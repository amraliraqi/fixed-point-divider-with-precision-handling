==> flow/design.v <==
module dividor_rtl #(parameter SIZE=4) 
		(
			input clk, rst, start,
			input [SIZE-1:0] a, b,
			output reg [SIZE-1:0] m,
			output reg [9:0] f);
		localparam IDLE=3'b000;
		localparam READY=3'b001;
		localparam INVALID=3'b010;
		localparam ZERO=3'b011;
		localparam REAL=3'b100;
		localparam FRACTION=3'b101;
		localparam RESULT=3'b111;
		reg [SIZE-1:0] a_reg, a_next;
		reg [2*SIZE-1:0] a_f_reg, a_f_next;
		reg [1:0] precision_reg, precision_next; 
		reg [31:0] counter_real_reg, counter_real_next;
		reg [31:0] counter_fraction_reg, counter_fraction_next; 
		reg [31:0] memory_reg [3:1];
		reg [31:0] memory_next [3:1];
		reg [2:0] current_state, next_state;
		integer i;
		always @(posedge clk or posedge rst)
			if (rst) begin
				current_state<= IDLE;
				a_reg<=0;
				a_f_reg<=0;
				counter_real_reg<=0;
				counter_fraction_reg<=0;
				precision_reg<=0;
				for(i=1;i<4;i=i+1)
					memory_reg[i]<=0;
			end	
			else begin
				current_state<= next_state;
				a_reg<=a_next;
				a_f_reg<=a_f_next;
				counter_real_reg<=counter_real_next;
				counter_fraction_reg<=counter_fraction_next;
				precision_reg<=precision_next;
				for(i=1;i<4;i=i+1)
					memory_reg[i]<=memory_next[i];
			end
		integer j;
		always@(*) begin
			a_next=a_reg;
			a_f_next=a_f_reg;
			precision_next=precision_reg;
			counter_real_next=counter_real_reg;
			counter_fraction_next=counter_fraction_reg;
			for(j=1;j<4;j=j+1)
				memory_next[j]=memory_reg[j];
			case(current_state)
				IDLE: 	begin
							if(start) 
								next_state=READY;
					  		else 
								next_state=IDLE;
						end		
				READY: 	begin
							a_next=a;
							counter_real_next=0;
							memory_next[3]=0;
							memory_next[2]=0;
							memory_next[1]=0;
							if(b==0)
								next_state=INVALID;
					   		else if (a==0)
					   			next_state=ZERO;
					   		else if (a<b) begin
					    		next_state=FRACTION;
					    		a_f_next=a_next*10;
					    		counter_fraction_next=0;
					    		precision_next=3;
					   		end
					   		else 
					    		next_state=REAL;
					    end		
				INVALID:	begin
						  		next_state=IDLE;
						 	end	    
				ZERO: 	begin
						  	next_state=IDLE;
					  	end
				REAL:	begin
							a_next=a_reg-b;
							counter_real_next=counter_real_reg+1;
							if(a_next>=b)
								next_state=REAL;
							else if (a_next==0)
								next_state=RESULT;
							else begin	
								next_state=FRACTION;
								a_f_next=a_next*10;
								counter_fraction_next=0;
								precision_next=3;	
					  	end	end
				FRACTION:	begin
								if(precision_reg>0) begin
									a_f_next=a_f_reg-b;
									counter_fraction_next=counter_fraction_reg+1;
									if(a_f_next>=b)
										next_state=FRACTION;
									else if(a_f_next==0) begin		
										next_state=RESULT;
										memory_next[precision_reg]=counter_fraction_next;
									end
									else begin
										next_state=FRACTION;
										a_f_next=a_f_next*10;
										memory_next[precision_reg]=counter_fraction_next;
										precision_next=precision_reg-1;
										counter_fraction_next=0;
									end
								end		
								else
										next_state=RESULT;	
							end	  	    
				default: next_state=IDLE;
			endcase
		end	
			always@(*) 
				case(current_state)
					RESULT: begin m=counter_real_reg; f=memory_reg[3]*100+memory_reg[2]*10+memory_reg[1]; end
					ZERO: begin m=0; f=0; end
					INVALID: begin m='bx; f='bx; end
					default: begin m='bz; f='bz; end
			endcase			
endmodule
=== Reports on dividor_rtl ===
Tool output for the design above, in the order of the flow.
Line numbers count from 1 in the design file above.
Operators carry their Yosys type and port widths (W data, S select, Z words).
Library cell names are shortened.
A cell with - has no value.

* Top module: dividor_rtl
* Clock input: clk
* Library: sky130hd
* Corner: tt_025C_1v80

=== Word level ===
Yosys after proc, flatten, opt, wreduce and memory -nomap, before mapping. Print and check cells are not counted. Equal cells are merged and count once.

* Add/subtract/negate cells: 7
* $mul: 5
* Order comparisons: 4
* Equality and inequality tests: 20
* Multiplexer cells: 53
* Reductions and logical operators: 17

{| class="wikitable"
|+ Operators with widths
! kind !! number
|-
| $mux W32 || 14
|-
| $pmux W32 S2 || 3
|-
| $mul A32 B5 Y8 const B || 1
|-
| $mul A32 B3 Y9 const B || 1
|-
| $pmux W32 S3 || 1
|-
| $add A32 B1 Y32 const B || 2
|-
| $mux W8 || 8
|-
| $mul A4 B3 Y7 const B || 2
|-
| $pmux W10 S3 || 1
|-
| $mux W10 || 3
|-
| $mux W2 || 13
|-
| $mul A8 B3 Y7 const B || 1
|-
| $pmux W8 S3 || 1
|-
| $add A10 B10 Y10 || 2
|-
| $pmux W10 S2 || 1
|-
| $ne A2 B2 Y1 const B || 8
|-
| $ne A4 B4 Y1 const B || 3
|-
| $logic_not A4 Y1 || 3
|-
| $reduce_and A4 Y1 || 3
|-
| $pmux W4 S3 || 1
|-
| $pmux W3 S4 || 1
|-
| $eq A3 B3 Y1 const B || 3
|-
| $reduce_or A3 Y1 || 3
|-
| $reduce_and A9 Y1 || 1
|-
| $sub A8 B4 Y8 || 1
|-
| $ge A8 B4 Y1 || 1
|-
| $logic_not A8 Y1 || 1
|-
| $pmux W4 S2 || 1
|}

Not listed: further kinds 17, cells in them 22.

* Flip-flop bits (word level): 155
* Bits of input ports: 11
* Output and inout bits: 14
* Elaborated cells: 115

=== Longest topological paths ===
Longest topological path by Yosys (ltp), each cell counted once; first at word level (registers and memories cut), then after technology mapping (sequential cells cut; the memories' decode and read muxes count).

* Word-level depth: 6
* ABC_AREA: 0
* Mapped depth: 16
* Depth with buffers taken out: 16

=== After synthesis ===
Source: synth_stat.txt of the flow (Yosys; design flattened, memories mapped). It holds for the ABC_AREA given above (unset counts as 0); a run with the other value may have another netlist.
Totals and module areas in this step are rounded.

{| class="wikitable"
|+ Cell types
! cell type !! number !! total area (um^2)
|-
| dfrtp_1 || 61 || 1.53E+03
|-
| ha_1 || 69 || 863.328
|-
| fa_1 || 16 || 320.307
|-
| xnor2_1 || 29 || 253.994
|-
| inv_1 || 56 || 210.202
|-
| mux2_4 || 14 || 210.202
|-
| nand2_1 || 39 || 146.39
|-
| a21oi_1 || 28 || 140.134
|-
| xor2_1 || 15 || 131.376
|-
| nor2_1 || 32 || 120.115
|-
| nor2b_1 || 13 || 81.328
|-
| mux2i_1 || 8 || 80.077
|-
| mux2_2 || 7 || 78.826
|-
| o21ai_0 || 15 || 75.072
|-
| a21o_1 || 8 || 60.058
|-
| a22o_1 || 6 || 52.55
|-
| nand3_1 || 10 || 50.048
|-
| nor3_1 || 9 || 45.043
|}

Other cell types: 46; their cells: 95.

* Cells in the netlist: 530
* Synthesis area: 5210 um^2
* Sequential part of the area: 1550 um^2
* Flip-flop cells: 62
* Buffers: 16

=== Worst setup path after synthesis ===
OpenSTA on the mapped netlist: ideal clock, no wires. The path of least setup slack (recovery checks aside). Input and output delay are each 20% of the period. Register names are those of the netlist, which keeps one name where synthesis merged equal registers.

* Path kind: register to output
* Start: register memory_reg[3][2]
* End: output port f[9]
* Clock period: 5030 ps
* Output delay: 1006 ps
* Launch time at the first pin: 0 ps
* Data arrival time: 3405 ps
* Required time: 4024 ps
* Slack: 619 ps
* Path delay: 3405 ps
* Stages on the path: 16
* Buffers on the path: 0
* Synthesis period reached: 4411 ps

"path delay" = arrival - input delay + setup time.
At an output port there is no setup time.
"stages on the path": output pins that drive a net of the path, with the launching flip-flop's if there is one; two outputs of one cell count as two.
"synthesis period reached" = period - worst setup slack (recovery checks aside). The figure is calculated, with input and output delays left at 20% of the set period.
The rows between start and end are the longest chain of elaborated cells between them; the timing report does not say that the signal goes this way. Where chains are equally long, one stands for them.
A line is the first line of the expression or statement that the cell stems from. Yosys adds cells for indexed reads and writes and turns some case tables into memories.

* Cells stage by stage: dfrtp_1 ha_1 ha_1 inv_1 fa_1 inv_1 ha_1 xor2_1 fa_1 xnor2_1 xnor2_1 xnor2_1 xnor2_1 xnor2_1 xnor2_1 nor2_1
* Cells in the longest elaborated chain: 4
* Elaborated cells on any way between the ends: 4
* Source lines of those cells: 2
* Those cells by class: add/sub (2); mul (1); mux (1)

{| class="wikitable"
|+ RTL lines, path post-synthesis
! element !! line !! RTL
|-
| start, declared || 19 || <nowiki>reg [31:0] memory_reg [3:1];</nowiki>
|-
| start, assigned || 32 || <nowiki>memory_reg[i]<=0;</nowiki>
|-
| start, assigned || 42 || <nowiki>memory_reg[i]<=memory_next[i];</nowiki>
|-
| $mul A32 B5 Y8 || 124 || <nowiki>RESULT: begin m=counter_real_reg; f=memory_reg[3]*100+memory_reg[2]*10+memory_reg[1]; end</nowiki>
|-
| $add A10 B10 Y10 (2 in a row) || 124 ||
|-
| $pmux W10 S3 || 123 || <nowiki>case(current_state)</nowiki>
|-
| end, declared || 6 || <nowiki>output reg [9:0] f);</nowiki>
|}

=== Timing after layout ===
From the final timing report of entry A: the path of least setup slack in the routed layout; clock arrival at registers is part of the times.
The report prints the path's times to 10 ps; the period is as set.

* Path kind: register to output
* Start: register memory_reg[3][2]
* End: output port f[9]
* Clock period: 4940 ps
* Output delay: 990 ps
* Launch time at the first pin: 340 ps
* Data arrival time: 3720 ps
* Required time: 3950 ps
* Slack: 230 ps
* Stages on the path: 18
* Buffers on the path: 2

The rows between start and end are the longest chain of elaborated cells between them; the timing report does not say that the signal goes this way. Where chains are equally long, one stands for them.

* Cells stage by stage: dfrtp_1 buf_6 ha_4 ha_4 inv_2 fa_1 inv_2 ha_4 xor2_2 fa_2 xnor2_2 xnor2_1 xnor2_1 xnor2_1 xnor2_1 xnor2_1 nor2_1 buf_2
* Cells in the longest elaborated chain: 4
* Elaborated cells on any way between the ends: 4
* Source lines of those cells: 2
* Those cells by class: add/sub (2); mul (1); mux (1)

{| class="wikitable"
|+ RTL lines, path post-layout
! element !! line !! RTL
|-
| start, declared || 19 || <nowiki>reg [31:0] memory_reg [3:1];</nowiki>
|-
| start, assigned || 32 || <nowiki>memory_reg[i]<=0;</nowiki>
|-
| start, assigned || 42 || <nowiki>memory_reg[i]<=memory_next[i];</nowiki>
|-
| $mul A32 B5 Y8 || 124 || <nowiki>RESULT: begin m=counter_real_reg; f=memory_reg[3]*100+memory_reg[2]*10+memory_reg[1]; end</nowiki>
|-
| $add A10 B10 Y10 (2 in a row) || 124 ||
|-
| $pmux W10 S3 || 123 || <nowiki>case(current_state)</nowiki>
|-
| end, declared || 6 || <nowiki>output reg [9:0] f);</nowiki>
|}

--- measured runs ---
Design dividor_rtl on sky130hd. What follows are 2 stored runs of the flow, each under its own settings; their order means nothing. The constraints put input and output delay at 20% of the set period each and load the outputs with 0.01 pF.
"period reached": clock period set for the run, less the worst setup slack. It is reckoned from that one timing run; input and output delays stay at 20% of the period that was set.
By "allowed time less slack (worst setup path)" is meant the share of the clock period that the worst setup path is allowed (20% is reserved at inputs, 20% at outputs), minus its slack. Clock arrival times at its registers enter into it.
"total power after layout" rests on the timing tool's default activity at the inputs, not on a simulated workload.
"allowed time less slack (worst setup path)" is given in steps of 10 ps.
The results are shown rounded.

=== Entry A ===
{| class="wikitable"
! Setting !! Value
|-
| period_ns || 4.94
|-
| CORE_UTILIZATION || 18
|-
| SETUP_SLACK_MARGIN || 0.46
|-
| PLACE_DENSITY_LB_ADDON || 0.12
|-
| HOLD_SLACK_MARGIN || 0.18
|-
| CELL_PAD_IN_SITES_DETAIL_PLACEMENT || 0
|-
| TNS_END_PERCENT || 60
|-
| GPL_ROUTABILITY_DRIVEN || 0
|-
| SLEW_MARGIN || 20
|-
| CAP_MARGIN || 20
|-
| CORE_MARGIN || 2
|-
! Result !! Value
|-
| Chip area in the Yosys report || 5210 um^2
|-
| Die outline area || 30300 um^2
|-
| Standard-cell area after layout || 6560 um^2
|-
| Utilization || 22.9 %
|-
| Worst setup slack after layout || 229 ps
|-
| Setup TNS || 0 ps
|-
| Final worst hold slack || 453 ps
|-
| Total power after layout || 4.93 mW
|-
| Period reached || 4711 ps
|-
| Allowed time less slack (worst setup path) || 3720 ps
|-
| Critical path kind || register to output
|}

=== Entry B ===
{| class="wikitable"
! Setting !! Value
|-
| period_ns || 5.12
|-
| CORE_UTILIZATION || 63
|-
| PLACE_DENSITY_LB_ADDON || 0.19
|-
| CAP_MARGIN || 30
|-
| CORE_MARGIN || 2
|-
| SLEW_MARGIN || 20
|-
! Result !! Value
|-
| Chip area in the Yosys report || 5210 um^2
|-
| Die outline area || 9020 um^2
|-
| Standard-cell area after layout || 5850 um^2
|-
| Utilization || 71.9 %
|-
| Worst setup slack after layout || 155 ps
|-
| Setup TNS || 0 ps
|-
| Final worst hold slack || 472 ps
|-
| Total power after layout || 4.27 mW
|-
| Period reached || 4965 ps
|-
| Allowed time less slack (worst setup path) || 3940 ps
|-
| Critical path kind || register to output
|}
--- end ---
